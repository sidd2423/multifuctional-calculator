==> flow/design.v <==
module factorial(num, res, clk);
    input clk;
    input [3:0] num;
    output [15:0] res;
    reg [15:0] res;
    reg [15:0] counter;  
    initial begin
        counter = 0;
        res = 16'b1;
    end
    always @(posedge clk) begin
        counter = counter + 1;
        res = res * counter;
    end
endmodule
-- From RTL to reports: factorial
What the tools print for factorial, step after step.
Lines are those of the file above, counted from 1.
Cell names lack the library's common part.
A cell with - has no value.
- top module: factorial
- clock input: clk
- library: sky130hd
- library corner: tt_025C_1v80

-- After elaboration
Source: Yosys, flattened and elaborated, memories not mapped. Widths are those after wreduce; folded enables and synchronous resets count as part of the registers. Registers that Yosys merges into a memory's read port (data or address) are not register bits. Print and check cells do not count. Equal cells are merged and count once.
- add/subtract/negate cells at 1
- noted $mul: 1
- operator list (kind ; number):
    16-bit by 16-bit multiplier with 16-bit output ; 1
    16-bit by 1-bit adder with 16-bit output with constant B ; 1
- noted flip-flop bits (word level): 32
- input port bits at 5
- output and inout port bits at 16
- noted word-level cells: 4

-- Longest topological paths
Yosys ltp: most cells in a row. Word level: on the elaborated netlist, between registers, memories and ports. Mapped: between sequential cells and ports; inverters and the memories' decode and read muxes count.
- noted depth in word-level cells: 2
- ABC_AREA: 0
- depth in mapped cells at 25
- noted gate-level depth less buffers: 24

-- After synthesis
Source: synth_stat.txt of the flow (Yosys; design flattened, memories mapped). It holds for the ABC_AREA given above (unset counts as 0); a run with the other value may have another netlist.
- cells by type (type ; number):
    fa_1 ; 80
    dfxtp_1 ; 32
    ha_1 ; 50
    inv_1 ; 122
    xnor2_1 ; 38
    and2_1 ; 48
    nand2_1 ; 80
    xnor2_2 ; 7
    nor2b_1 ; 14
    clkbuf_1 ; 15
    xor2_1 ; 5
    a21oi_1 ; 7
    xor2_2 ; 2
    o21bai_1 ; 4
    and3_1 ; 4
    and2_2 ; 3
    xnor3_1 ; 1
    nand4_4 ; 1
Other cell types: 13; their cells: 23.
- noted mapped cells: 536
- cell area after synthesis at 4892.2 µm²
- flip-flops: 32

-- Timing after synthesis
Path of least setup slack by OpenSTA after synthesis, without wires, with an ideal clock, recovery checks aside; 20% of the period is set as input and as output delay. Where synthesis merged equal registers, the netlist keeps one of their names.
- path kind: reg2reg
- start: reg counter[0]
- end: reg res[15]
- period at 7.06 ns
- library setup time: 0.072 ns
- noted time at the first pin: 0.000 ns
- noted data arrival time: 5.678 ns
- required time at 6.988 ns
- noted path slack: 1.310 ns
- noted delay of the path: 5.750 ns
- stages: 24
- path buffers at 1
- synthesis period reached at 5.75 ns
"delay of the path" is the arrival time less input delay plus setup time.
"stages": output pins that drive a net of the path, with the launching flip-flop's if there is one; two outputs of one cell count as two.
"synthesis period reached" is the clock period less the worst setup slack; recovery checks do not enter. This is arithmetic on one report: input and output delays are still those of the set period (20% each).
Between the ends stands the longest chain of elaborated cells between them, by number of cells; it is not shown to be the way that was timed. Of several equally long chains one is given.
Each line given opens the expression or statement behind the cell; cells for indexed reads and writes are added by Yosys, which also makes memories of some case tables.
- cells stage by stage: dfxtp_1 > ha_1 > and3_1 > and3_1 > xor2_1 > clkbuf_1 > and2_1 > fa_1 > inv_1 > fa_1 > fa_1 > fa_1 > inv_1 > fa_1 > inv_1 > fa_1 > inv_1 > ha_1 > a21oi_1 > nor2b_1 > a41o_1 > o22ai_1 > xnor2_1 > xnor2_1
- length of the longest elaborated chain at 2
- noted elaborated cells on any way between the ends: 2
- RTL lines with such cells: 2
- classes of those cells: add/sub (1); mul (1)
- ends and longest elaborated chain, after synthesis (item ; RTL line ; text):
    from (decl) ; 6 ; reg [15:0] counter;
    from (assign) ; 12 ; counter = counter + 1;
    16-bit by 1-bit adder with 16-bit output ; 12 ;
    16-bit by 16-bit multiplier with 16-bit output ; 13 ; res = res * counter;
    to (assign) ; 13 ;
    to (decl) ; 4 ; output [15:0] res;

-- Timing after layout
From the final timing report of record 1: the path of least setup slack in the routed layout; clock arrival at registers is part of the times.
- path kind: reg2reg
- start: reg counter[0]
- end: reg res[15]
- period at 4.89 ns
- library setup time: 0.07 ns
- noted time at the first pin: 0.28 ns
- noted data arrival time: 5.91 ns
- required time at 5.10 ns
- noted path slack: -0.81 ns
- stages: 25
- path buffers at 2
Between the ends stands the longest chain of elaborated cells between them, by number of cells; it is not shown to be the way that was timed. Of several equally long chains one is given.
- cells stage by stage: dfxtp_4 > ha_4 > and3_4 > and3_4 > xor2_4 > buf_6 > and2_4 > fa_1 > inv_1 > fa_1 > fa_1 > fa_1 > inv_2 > fa_1 > inv_2 > fa_1 > inv_2 > ha_4 > a21oi_2 > nor2b_1 > a41o_1 > o22ai_1 > buf_4 > xnor2_2 > xnor2_1
- length of the longest elaborated chain at 2
- noted elaborated cells on any way between the ends: 2
- RTL lines with such cells: 2
- classes of those cells: add/sub (1); mul (1)
- ends and longest elaborated chain, post-layout (item ; RTL line ; text):
    from (decl) ; 6 ; reg [15:0] counter;
    from (assign) ; 12 ; counter = counter + 1;
    16-bit by 1-bit adder with 16-bit output ; 12 ;
    16-bit by 16-bit multiplier with 16-bit output ; 13 ; res = res * counter;
    to (assign) ; 13 ;
    to (decl) ; 4 ; output [15:0] res;

Appendix: measured runs

Record of 2 stored runs of the RTL-to-layout flow on factorial, platform sky130hd. The runs are unordered. Constraints: input delay and output delay 20% of the set period each, output load 0.01 pF.
"achieved clock period" is the run's clock period less its worst setup slack. It is reckoned from that one timing run; input and output delays stay at 20% of the period that was set.
"critical path time" means the part of the period allowed to the worst setup path (the constraints hold back 20% at inputs and 20% at outputs) less its slack; where the path has registers, the arrival times of their clocks count too.
"total design power" is the tool's figure for a default switching activity; nothing was simulated.

Record 1

==> flow/run.sh <==
#!/bin/bash
# the make line also repeats the synthesis and layout settings of config.mk as NAME=value (left out here)
make -C /OpenROAD-flow-scripts/flow DESIGN_CONFIG=/design/flow/config.mk WORK_HOME=/design/flow/orfs CLKGATE_MAP_FILE= finish
==> flow/config.mk <==
export PLATFORM = sky130hd
export DESIGN_NAME = factorial
export DESIGN_NICKNAME = factorial
export VERILOG_FILES = /design/flow/design.v
export SDC_FILE = /design/flow/constraint.sdc
export NUM_CORES = 4
export LEC_CHECK = 0
export CAP_MARGIN = 20
export CORE_MARGIN = 2
export CORE_UTILIZATION = 40
export SLEW_MARGIN = 20
==> flow/constraint.sdc <==
create_clock -name core_clock -period 4.89 [get_ports {clk}]
set_input_delay 0.9780 -clock core_clock [delete_from_list [all_inputs] [get_ports {clk}]]
set_output_delay 0.9780 -clock core_clock [all_outputs]
set_load 0.01 [all_outputs]

Measured in record 1:
- noted the post-route utilization: 54.4%
- noted the standard-cell area after layout: 6501.2 µm²
- setup total negative slack at -3.303 ns
- worst-case hold slack: 0.465 ns
- area inside the die boundary: 13130.9 µm²
- total design power at 625.1 uW
- noted the chip area after synthesis (Yosys): 4892.2 µm²
- achieved clock period: 5.699 ns
- critical path time: 5.70 ns
- type of the worst setup path: reg2reg
- setup slack of the worst path: -0.809 ns

Record 2

==> flow/run.sh <==
#!/bin/bash
# the make line also repeats the synthesis and layout settings of config.mk as NAME=value (left out here)
make -C /OpenROAD-flow-scripts/flow DESIGN_CONFIG=/design/flow/config.mk WORK_HOME=/design/flow/orfs CLKGATE_MAP_FILE= finish
==> flow/config.mk <==
export PLATFORM = sky130hd
export DESIGN_NAME = factorial
export DESIGN_NICKNAME = factorial
export VERILOG_FILES = /design/flow/design.v
export SDC_FILE = /design/flow/constraint.sdc
export NUM_CORES = 4
export LEC_CHECK = 0
export ABC_AREA = 0
export CAP_MARGIN = 10
export CELL_PAD_IN_SITES_GLOBAL_PLACEMENT = 2
export CORE_MARGIN = 2
export CORE_UTILIZATION = 41
export CTS_CLUSTER_DIAMETER = 284
export CTS_CLUSTER_SIZE = 91
export MAX_ROUTING_LAYER = met5
export PLACE_DENSITY = 0.51
export SETUP_SLACK_MARGIN = 1.99
export SLEW_MARGIN = 20
export TNS_END_PERCENT = 25
==> flow/constraint.sdc <==
create_clock -name core_clock -period 7.29 [get_ports {clk}]
set_input_delay 1.4580 -clock core_clock [delete_from_list [all_inputs] [get_ports {clk}]]
set_output_delay 1.4580 -clock core_clock [all_outputs]
set_load 0.01 [all_outputs]

Measured in record 2:
- noted the chip area after synthesis (Yosys): 4892.2 µm²
- achieved clock period: 5.711 ns
- area inside the die boundary: 12822.2 µm²
- noted the standard-cell area after layout: 5759.3 µm²
- critical path time: 5.71 ns
- type of the worst setup path: reg2reg
- setup slack of the worst path: 1.579 ns
- setup total negative slack at 0.000 ns
- total design power at 405.2 uW
- worst-case hold slack: 0.456 ns
- noted the post-route utilization: 50.0%
